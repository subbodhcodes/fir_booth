==> flow/design.v <==
module BoothMul(clk,rst,start,X,Y,valid,Z);
input clk;
input rst;
input start;
input signed [3:0]X,Y;
output signed [7:0]Z;
output valid;
reg signed [7:0] Z,next_Z,Z_temp;
reg next_state, pres_state;
reg [1:0] temp,next_temp;
reg [1:0] count,next_count;
reg valid, next_valid;
parameter IDLE = 1'b0;
parameter START = 1'b1;
always @ (posedge clk or negedge rst)
begin
if(!rst)
begin
Z<= 8'd0;
valid <= 1'b0;
pres_state <= 1'b0;
temp <= 2'd0;
count<= 2'd0;
end
else
begin
Z   <= next_Z;
valid  <= next_valid;
pres_state <= next_state;
temp<= next_temp;
count <= next_count;
end
end
always @ (*)
begin 
case(pres_state)
IDLE:
begin
next_count = 2'b0;
next_valid = 1'b0;
if(start)
begin
next_state = START;
next_temp = {X[0],1'b0};
next_Z = {4'd0,X};
end
else
begin
next_state = pres_state;
next_temp = 2'd0;
next_Z = 8'd0;
end
end
START:
begin
case(temp)
2'b10: Z_temp = {Z[7:4]-Y,Z[3:0]};
2'b01: Z_temp = {Z[7:4]+Y,Z[3:0]};
default: Z_temp = {Z[7:4],Z[3:0]};
endcase
next_temp  = {X[count+1],X[count]};
next_count = count + 1'b1;
next_Z = Z_temp >>> 1;
next_valid = (&count) ? 1'b1 : 1'b0; 
next_state = (&count) ? IDLE : pres_state;	
end
endcase
end
endmodule
# Reports on BoothMul
# Tool output for the design above, in the order of the flow.
# Lines are those of the file above, counted from 1.
# Operators carry their Yosys type and port widths (W data, S select, Z words).
# Library cell names are shortened.
# The mark - stands for no value.
dict set report design {
  top {BoothMul}
  clock {clk}
  lib {sky130hd}
  lib_corner {tt_025C_1v80}
}

# After elaboration
# Source: Yosys, flattened and elaborated, memories not mapped. Widths are those after wreduce; folded enables and synchronous resets count as part of the registers. Registers that Yosys merges into a memory's read port (data or address) are not register bits. Print and check cells do not count.
dict set report op_classes {
  add_sub_neg 4
  n_mux 11
  n_eq 2
  n_shift 2
  bitwise 1
  n_reduce_logical 1
}
# op n
set op_table {}
lappend op_table {{$pmux W8 S2} 2}
lappend op_table {{$pmux W2 S2} 2}
lappend op_table {{$shiftx A4 B2 Y1} 1}
lappend op_table {{$add A4 B4 Y4} 1}
lappend op_table {{$sub A4 B4 Y4} 1}
lappend op_table {{$shiftx A4 B4 Y1} 1}
lappend op_table {{$mux W4} 1}
lappend op_table {{$pmux W1 S2} 2}
lappend op_table {{$add A2 B1 Y3 const B} 1}
lappend op_table {{$mux W1} 3}
lappend op_table {{$add A2 B1 Y2 const B} 1}
lappend op_table {{$eq A2 B1 Y1 const B} 1}
lappend op_table {{$eq A2 B2 Y1 const B} 1}
lappend op_table {{$reduce_and A2 Y1} 1}
lappend op_table {{$mux W2} 1}
lappend op_table {{$not A1 Y1} 1}
dict set report bits {
  register_bits 14
  wordCells 26
}

# Depth
# Yosys ltp: most cells in a row. Word level: on the elaborated netlist, between registers, memories and ports. Mapped: between sequential cells and ports; inverters and the memories' decode and read muxes count.
dict set report logic_depth {
  ltp_word 3
  ABC_AREA 0
  depth_mapped 9
  depth_no_buf 9
}

# Netlist
# Source: synth_stat.txt of the flow (Yosys; design flattened, memories mapped). It holds for the ABC_AREA given above (unset counts as 0); a run with the other value may have another netlist.
dict set report mapped {
  synth_area_um2 739.5
  cell_count 72
  ffs 13
}
# cell n type_area_um2
set types {}
lappend types {dfrtp_1 13 325.312}
lappend types {ha_1 6 75.072}
lappend types {mux2_2 3 33.782}
lappend types {nand2_1 9 33.782}
lappend types {mux2i_1 3 30.029}
lappend types {a22o_1 3 26.275}
lappend types {and2_1 4 25.024}
lappend types {inv_1 6 22.522}
lappend types {fa_1 1 20.019}
lappend types {o21ai_0 4 20.019}
lappend types {xor2_1 2 17.517}
lappend types {nor2b_1 2 12.512}
lappend types {nor2_1 3 11.261}
lappend types {a21oi_1 2 10.01}
lappend types {o211a_1 1 10.01}
lappend types {or4b_1 1 10.01}
lappend types {and3b_1 1 8.758}
lappend types {buf_4 1 7.507}
# Other cell types: 7; their cells: 7.

# Path before layout
# OpenSTA on the mapped netlist: ideal clock, no wires. The path of least setup slack (recovery checks aside). Input and output delay are each 20% of the period. Register names are those of the netlist, which keeps one name where synthesis merged equal registers.
dict set report synth_timing {
  path_type {in2reg}
  startpoint {input Y[0]}
  endpoint {register Z[6]}
  input_delay_ns 0.394
  tclk_ns 1.97
  driving_pins 8
  setup_time_ns 0.079
  launch_ns 0.394
  path_buffers 0
  t_required_ns 1.891
  arrival_time_ns 1.771
  delay_ns 1.456
  setup_slack_ns 0.119
  synth_period_reached_ns 1.851
}
# "delay_ns" = arrival - input delay + setup time.
# "driving_pins" counts driving pins, that of a launching flip-flop among them; a cell with two outputs on the path counts twice.
# "synth_period_reached_ns" is the clock period less the worst setup slack; recovery checks do not enter. This is arithmetic on one report: input and output delays are still those of the set period (20% each).
# The rows between start and end are the longest chain of elaborated cells between them; the timing report does not say that the signal goes this way. Where chains are equally long, one stands for them.
# Each line given opens the expression or statement behind the cell; cells for indexed reads and writes are added by Yosys, which also makes memories of some case tables.
dict set report synth_via {
  cell_sequence {inv_1 ha_1 mux2_2 ha_1 nand3_1 and3b_1 mux2i_1 mux2i_1}
  elab_chain_cells 3
  cone_cells 4
  cone_lines 4
  cone_classes {add/sub (2); mux (2)}
}
# item line_no
set synth_rtl {}
lappend synth_rtl {{start: declaration} 5} ;# input signed [3:0]X,Y;
lappend synth_rtl {{$add A4 B4 Y4} 58} ;# 2'b01: Z_temp = {Z[7:4]+Y,Z[3:0]};
lappend synth_rtl {{$pmux W8 S2} 56} ;# case(temp)
lappend synth_rtl {{$pmux W8 S2} 36} ;# case(pres_state)
lappend synth_rtl {{end: assignment} 19} ;# Z<= 8'd0;
lappend synth_rtl {{end: assignment} 27} ;# Z   <= next_Z;
lappend synth_rtl {{end: declaration} 6} ;# output signed [7:0]Z;

# Worst path after layout
# From the final timing report of flow run A: the path of least setup slack in the routed layout; clock arrival at registers is part of the times.
dict set report layout_timing {
  path_type {in2reg}
  startpoint {input Y[1]}
  endpoint {register Z[6]}
  t_required_ns 2.14
  tclk_ns 1.94
  arrival_time_ns 2.04
  setup_slack_ns 0.10
  driving_pins 9
  input_delay_ns 0.39
  path_buffers 1
  setup_time_ns 0.07
  launch_ns 0.39
}
# The rows between start and end are the longest chain of elaborated cells between them; the timing report does not say that the signal goes this way. Where chains are equally long, one stands for them.
dict set report layout_via {
  cell_sequence {dlygate4sd2_1 inv_1 ha_1 mux2_4 ha_4 nand3_2 and3b_1 mux2i_1 mux2i_1}
  elab_chain_cells 3
  cone_cells 4
  cone_lines 4
  cone_classes {add/sub (2); mux (2)}
}
# item line_no
set layout_rtl {}
lappend layout_rtl {{start: declaration} 5} ;# input signed [3:0]X,Y;
lappend layout_rtl {{$add A4 B4 Y4} 58} ;# 2'b01: Z_temp = {Z[7:4]+Y,Z[3:0]};
lappend layout_rtl {{$pmux W8 S2} 56} ;# case(temp)
lappend layout_rtl {{$pmux W8 S2} 36} ;# case(pres_state)
lappend layout_rtl {{end: assignment} 19} ;# Z<= 8'd0;
lappend layout_rtl {{end: assignment} 27} ;# Z   <= next_Z;
lappend layout_rtl {{end: declaration} 6} ;# output signed [7:0]Z;

--- measured runs ---
Design BoothMul on sky130hd. What follows are 2 stored runs of the flow, each under its own settings; their order means nothing. The constraints put input and output delay at 20% of the set period each and load the outputs with 0.01 pF.
"period_reached_ns": clock period set for the run, less the worst setup slack. It is reckoned from that one timing run; input and output delays stay at 20% of the period that was set.
"timing.worst_path_ns" = time allowed to the worst setup path (clock period - input delay - output delay, where it has them) - its slack; a late launch clock adds to it, a late capture clock takes from it.

[flow] flow run A: files
==> flow/run.sh <==
#!/bin/bash
# the make line also repeats the synthesis and layout settings of config.mk as NAME=value (left out here)
make -C /OpenROAD-flow-scripts/flow DESIGN_CONFIG=/design/flow/config.mk WORK_HOME=/design/flow/orfs CLKGATE_MAP_FILE= finish
==> flow/config.mk <==
export PLATFORM = sky130hd
export DESIGN_NAME = BoothMul
export DESIGN_NICKNAME = BoothMul
export VERILOG_FILES = /design/flow/design.v
export SDC_FILE = /design/flow/constraint.sdc
export NUM_CORES = 4
export LEC_CHECK = 0
export CAP_MARGIN = 20
export CORE_MARGIN = 2
export CORE_UTILIZATION = 40
export SLEW_MARGIN = 20
==> flow/constraint.sdc <==
create_clock -name core_clock -period 1.94 [get_ports {clk}]
set_input_delay 0.3880 -clock core_clock [delete_from_list [all_inputs] [get_ports {clk}]]
set_output_delay 0.3880 -clock core_clock [all_outputs]
set_load 0.01 [all_outputs]

[flow] flow run A: metrics
[metrics] synthesis_area_um2 = 739.5
[metrics] design_die_area_um2 = 2208.5
[metrics] stdcell_area_um2 = 1076.0
[metrics] post_route_util_pct = 62.3
[metrics] worst_setup_slack_ns = 0.099
[metrics] final_setup_tns_ns = 0.000
[metrics] period_reached_ns = 1.841
[metrics] timing.worst_path_ns = 1.45
[metrics] critical_path_kind = in2reg

[flow] flow run B: files
==> flow/run.sh <==
#!/bin/bash
# the make line also repeats the synthesis and layout settings of config.mk as NAME=value (left out here)
make -C /OpenROAD-flow-scripts/flow DESIGN_CONFIG=/design/flow/config.mk WORK_HOME=/design/flow/orfs CLKGATE_MAP_FILE= finish
==> flow/config.mk <==
export PLATFORM = sky130hd
export DESIGN_NAME = BoothMul
export DESIGN_NICKNAME = BoothMul
export VERILOG_FILES = /design/flow/design.v
export SDC_FILE = /design/flow/constraint.sdc
export NUM_CORES = 4
export LEC_CHECK = 0
export CAP_MARGIN = 20
export CELL_PAD_IN_SITES_GLOBAL_PLACEMENT = 1
export CORE_ASPECT_RATIO = 0.54
export CORE_MARGIN = 2
export CORE_UTILIZATION = 59
export CTS_CLUSTER_DIAMETER = 250
export CTS_CLUSTER_SIZE = 62
export GPL_TIMING_DRIVEN = 1
export MAX_ROUTING_LAYER = met4
export PLACE_DENSITY_LB_ADDON = 0.04
export SETUP_SLACK_MARGIN = 0.3
export SLEW_MARGIN = 20
export TNS_END_PERCENT = 50
==> flow/constraint.sdc <==
create_clock -name core_clock -period 2.05 [get_ports {clk}]
set_input_delay 0.4100 -clock core_clock [delete_from_list [all_inputs] [get_ports {clk}]]
set_output_delay 0.4100 -clock core_clock [all_outputs]
set_load 0.01 [all_outputs]

[flow] flow run B: no results, floorplanning failed with PDN-0185
--- end ---
