==> flow/design.v <==
module FA1(Cout, S, A, B, Cin);
    input A, B, Cin;
    output Cout, S;
    wire S1, C1, C2;
    xor(S1, A, B);
    and(C1, A, B);
    xor(S, S1, Cin);
    and(C2, S1, Cin);
    or(Cout, C1, C2);
endmodule
module Node1(HCout, VCout, A, B, HCin, VCin);
    input A, B, HCin, VCin;
    output HCout, VCout;
    wire W1;
    assign W1 = A&B;
    FA1 fa1(HCout, VCout, W1, VCin, HCin);
endmodule
module multiplier(p, a, b);
    input [3:0] a, b;
    output [7:0] p;
    wire [3:0] sum0, sum1, sum2, sum3, sum4, sum5, sum6;
    wire [3:0] c0, c1, c2, c3, c4, c5, c6;
    Node1 node0(c0[0], sum0[0], a[0], b[0], 0, 0);
    Node1 node1(c1[0], sum1[0], a[1], b[0], c0[0], 0);
    Node1 node2(c2[0], sum2[0], a[2], b[0], c1[0], 0);
    Node1 node3(c3[0], sum3[0], a[3], b[0], c2[0], 0);
    Node1 node4(c1[1], sum1[1], a[0], b[1], 0, sum1[0]);
    Node1 node5(c2[1], sum2[1], a[1], b[1], c1[1], sum2[0]);
    Node1 node6(c3[1], sum3[1], a[2], b[1], c2[1], sum3[0]);
    Node1 node7(c4[1], sum4[1], a[3], b[1], c3[1], c3[0]);
    Node1 node8(c2[2], sum2[2], a[0], b[2], 0, sum2[1]);
    Node1 node9(c3[2], sum3[2], a[1], b[2], c2[2], sum3[1]);
    Node1 node10(c4[2], sum4[2], a[2], b[2], c3[2], sum4[1]);
    Node1 node11(c5[2], sum5[2], a[3], b[2], c4[2], c4[1]);
    Node1 node12(c3[3], sum3[3], a[0], b[3], 0, sum3[2]);
    Node1 node13(c4[3], sum4[3], a[1], b[3], c3[3], sum4[2]);
    Node1 node14(c5[3], sum5[3], a[2], b[3], c4[3], sum5[2]);
    Node1 node15(c6[3], sum6[3], a[3], b[3], c5[3], c5[2]);
    assign p[0] = sum0[0];
    assign p[1] = sum1[1];
    assign p[2] = sum2[2];
    assign p[3] = sum3[3];
    assign p[4] = sum4[3];
    assign p[5] = sum5[3];
    assign p[6] = sum6[3];
    assign p[7] = c6[3];
endmodule
module fir_filter_array (
    input signed [3:0] a,   
    output signed [3:0] b,  
    input clk,
    input rstn
);
parameter avg = 4'b0100;   
parameter c1 = avg;  
parameter c2 = avg;
parameter c3 = avg;
parameter c4 = avg;
parameter c5 = avg;
reg signed [3:0] f1;
reg signed [3:0] f2;
reg signed [3:0] f3;
reg signed [3:0] f4;
reg signed [3:0] f5;
wire signed [7:0] sum, sum1, sum2, sum3, sum4, sum5;  
wire signed [7:0] norm;  
always @(posedge clk or negedge rstn) begin
    if (!rstn) begin
        f1 <= 4'b0;
        f2 <= 4'b0;
        f3 <= 4'b0;
        f4 <= 4'b0;
        f5 <= 4'b0;
    end
    else begin
        f1 <= a;
        f2 <= f1;
        f3 <= f2;
        f4 <= f3;
        f5 <= f4;
    end
end
multiplier mul1 (.a(f1), .b(c1), .p(sum1));
multiplier mul2 (.a(f2), .b(c2), .p(sum2));
multiplier mul3 (.a(f3), .b(c3), .p(sum3));
multiplier mul4 (.a(f4), .b(c4), .p(sum4));
multiplier mul5 (.a(f5), .b(c5), .p(sum5));
assign sum = sum1 + sum2 + sum3 + sum4 + sum5;
assign norm = sum / (5 * avg);
assign b = norm[3:0];
endmodule
## Tool chain data of fir_filter_array

Tool output for the design above, in the order of the flow.
Line numbers count from 1 in the design file above.
Operators carry their Yosys type and port widths (W data, S select, Z words).
Cell names lack the library's common part.
Not given: --

| inputs | value |
|---|---|
| top module | fir_filter_array |
| clock input | clk |
| cell library | sky130hd |
| library corner | tt_025C_1v80 |

## After elaboration

Source: Yosys, flattened and elaborated, memories not mapped. Widths are those after wreduce; folded enables and synchronous resets count as part of the registers. Registers that Yosys merges into a memory's read port (data or address) are not register bits. Print and check cells do not count. Equal cells are merged and count once.

| cells by class | value |
|---|---|
| divide/modulo/power cells | 1 |
| $add $sub $neg | 4 |

Operators with widths:

| kind | count |
|---|---|
| $div A8 B5 Y32 const B | 1 |
| $add A8 B7 Y8 | 2 |
| $add A7 B6 Y8 | 1 |
| $add A6 B6 Y7 | 1 |

| word-level totals | value |
|---|---|
| register bits | 20 |
| output and inout bits | 4 |
| input bits | 6 |

## Longest topological paths

Yosys ltp: most cells in a row. Word level: on the elaborated netlist, between registers, memories and ports. Mapped: between sequential cells and ports; inverters and the memories' decode and read muxes count.

| logic depth | value |
|---|---|
| depth after elaboration | 5 |
| ABC_AREA | 0 |
| mapped depth | 21 |
| gate-level depth less buffers | 20 |

## Mapped cells and area

Source: synth_stat.txt of the flow (Yosys; design flattened, memories mapped). It holds for the ABC_AREA given above (unset counts as 0); a run with the other value may have another netlist.

Cells by type:

| cell | count | area in all (µm²) |
|---|---|---|
| dfrtp_1 | 20 | 500.48 |
| fa_1 | 11 | 220.211 |
| ha_1 | 8 | 100.096 |
| inv_1 | 24 | 90.086 |
| nor2_1 | 9 | 33.782 |
| a2111oi_4 | 1 | 27.526 |
| xnor2_4 | 1 | 27.526 |
| a221oi_4 | 1 | 26.275 |
| xnor2_1 | 3 | 26.275 |
| o211ai_2 | 2 | 25.024 |
| buf_6 | 2 | 22.522 |
| nand2_1 | 6 | 22.522 |
| o2111a_1 | 2 | 22.522 |
| a211oi_4 | 1 | 20.019 |
| nor3_2 | 2 | 20.019 |
| and2_1 | 3 | 18.768 |
| o22ai_1 | 3 | 18.768 |
| and2b_2 | 2 | 17.517 |

Not listed: further types 27, cells in them 34.

| mapped netlist | value |
|---|---|
| cells in the netlist | 135 |
| buffers | 3 |
| chip area (Yosys) | 1510.2 µm² |
| mapped flip-flops | 20 |
| area of sequential cells | 500.5 µm² |

The figures by module come from a second, unflattened synthesis with its own total; it is not the netlist above.

| unflattened totals | value |
|---|---|
| cells (unflattened synthesis) | 378 |
| area total of the unflattened synthesis | 4310.4 µm² |

Rows give one instance, submodules left out.

By module:

| module | area (µm²) | seq. area (µm²) | cells | times used |
|---|---|---|---|---|
| fir_filter_array | 2001.9 | 500.5 | 188 | 1 |
| FA1 | 20.0 | 0.0 | 1 | 80 |
| Node1 | 6.3 | 0.0 | 1 | 80 |
| multiplier | 41.3 | 0.0 | 6 | 5 |

## Path before layout

Source: OpenSTA report_checks on the synthesized netlist (no wires, ideal clock, input and output delay 20% of the period each), path of least setup slack; recovery checks are left aside. Register names are those of the netlist, which keeps one name where synthesis merged equal registers.

| timing path post-synthesis | value |
|---|---|
| path kind | flip-flop to output port |
| from | register f1[1] |
| to | output b[0] |
| path buffers | 0 |
| driving pins on the path | 18 |
| setup slack | 3705 ps |
| delay of the path | 4855 ps |
| time at the first pin | 0 ps |
| period | 10700 ps |
| arrival time | 4855 ps |
| synthesis period reached | 6995 ps |

"delay of the path" = arrival - input delay + setup time.
At an output port there is no setup time.
"driving pins on the path" counts driving pins, that of a launching flip-flop among them; a cell with two outputs on the path counts twice.
"synthesis period reached" = period - worst setup slack (recovery checks aside). The figure is calculated, with input and output delays left at 20% of the set period.
Between the ends stands the longest chain of elaborated cells between them, by number of cells; it is not shown to be the way that was timed. Of several equally long chains one is given.
A line is the first line of the expression or statement that the cell stems from. Yosys adds cells for indexed reads and writes and turns some case tables into memories.

| between the ends, post-synthesis | value |
|---|---|
| cell sequence | dfrtp_1 > fa_1 > fa_1 > fa_1 > ha_1 > inv_1 > fa_1 > nand2b_4 > a21oi_4 > xnor2_4 > inv_4 > ha_1 > and2b_2 > o211ai_2 > a221oi_4 > mux2_4 > mux2i_1 > o211ai_2 |
| length of the longest elaborated chain | 5 |
| elaborated cells on any way between the ends | 5 |
| source lines of those cells | 2 |

RTL lines, path post-synthesis:

| element | RTL line | text |
|---|---|---|
| start: declaration | 60 | `reg signed [3:0] f1;` |
| start: assignment | 69 | `f1 <= 4'b0;` |
| start: assignment | 76 | `f1 <= a;` |
| $add A6 B6 Y7 | 88 | `assign sum = sum1 + sum2 + sum3 + sum4 + sum5;` |
| $add A7 B6 Y8 | 88 |  |
| $add A8 B7 Y8 (2 in a row) | 88 |  |
| $div A8 B5 Y32 | 89 | `assign norm = sum / (5 * avg);` |
| end: declaration | 50 | `output signed [3:0] b,` |

## Worst path after layout

Path of least setup slack in the final report of entry A (OpenROAD, finished layout, wires in). Where an end is a register, its clock arrival counts in the times.
The report prints the path's times to 10 ps; the period is as set.

| timing path post-layout | value |
|---|---|
| path kind | flip-flop to output port |
| from | register f3[1] |
| to | output b[0] |
| setup slack | -2040 ps |
| arrival time | 4920 ps |
| time at the first pin | 250 ps |
| period | 3600 ps |
| path buffers | 1 |
| driving pins on the path | 19 |

Between the ends stands the longest chain of elaborated cells between them, by number of cells; it is not shown to be the way that was timed. Of several equally long chains one is given.

| between the ends, post-layout | value |
|---|---|
| cell sequence | dfrtp_1 > fa_1 > fa_1 > fa_1 > ha_4 > inv_2 > fa_2 > nand2b_4 > a21oi_4 > xnor2_4 > inv_4 > ha_4 > and2b_2 > o211ai_4 > a221oi_4 > mux2_4 > mux2i_1 > o211ai_2 > buf_2 |
| length of the longest elaborated chain | 4 |
| elaborated cells on any way between the ends | 4 |
| source lines of those cells | 2 |

RTL lines, path post-layout:

| element | RTL line | text |
|---|---|---|
| start: declaration | 62 | `reg signed [3:0] f3;` |
| start: assignment | 71 | `f3 <= 4'b0;` |
| start: assignment | 78 | `f3 <= f2;` |
| $add A7 B6 Y8 | 88 | `assign sum = sum1 + sum2 + sum3 + sum4 + sum5;` |
| $add A8 B7 Y8 (2 in a row) | 88 |  |
| $div A8 B5 Y32 | 89 | `assign norm = sum / (5 * avg);` |
| end: declaration | 50 | `output signed [3:0] b,` |

==> results <==
Measured results for fir_filter_array: 2 stored runs of the Yosys and OpenROAD flow on sky130hd. The settings differ; the order carries no meaning. The constraints put input and output delay at 20% of the set period each and load the outputs with 0.01 pF.
"worst setup path time" means the part of the period allowed to the worst setup path (the constraints hold back 20% at inputs and 20% at outputs) less its slack; where the path has registers, the arrival times of their clocks count too.
"total power of the final layout" is the tool's figure for a default switching activity; nothing was simulated.
"worst setup path time" is given in steps of 10 ps.
A setting shown as n/a is not set for that run.

| setting or result | entry A | entry B |
|---|---|---|
| period_ns | 3.6 | 4.2 |
| CAP_MARGIN | 20 | 20 |
| CORE_MARGIN | 2 | 2 |
| CORE_UTILIZATION | 40 | 37 |
| SLEW_MARGIN | 20 | 20 |
| SETUP_SLACK_MARGIN | n/a | -0.16 |
| PLACE_DENSITY_LB_ADDON | n/a | 0.21 |
| HOLD_SLACK_MARGIN | n/a | 0.28 |
| MIN_ROUTING_LAYER | n/a | met1 |
| worst hold slack in the final report (ps) | 378 | 373 |
| area of the synthesized netlist (µm²) | 1510.2 | 1510.2 |
| setup total negative slack (ps) | -6507 | -4731 |
| full die area (µm²) | 4283.1 | 4608.4 |
| setup slack of the worst path (ps) | -2042 | -1550 |
| worst setup path time (ps) | 4920 | 4910 |
| class of the worst setup path | flip-flop to output port | flip-flop to output port |
| utilization after routing | 0.554 | 0.518 |
| total power of the final layout (mW) | 2.268 | 2.048 |
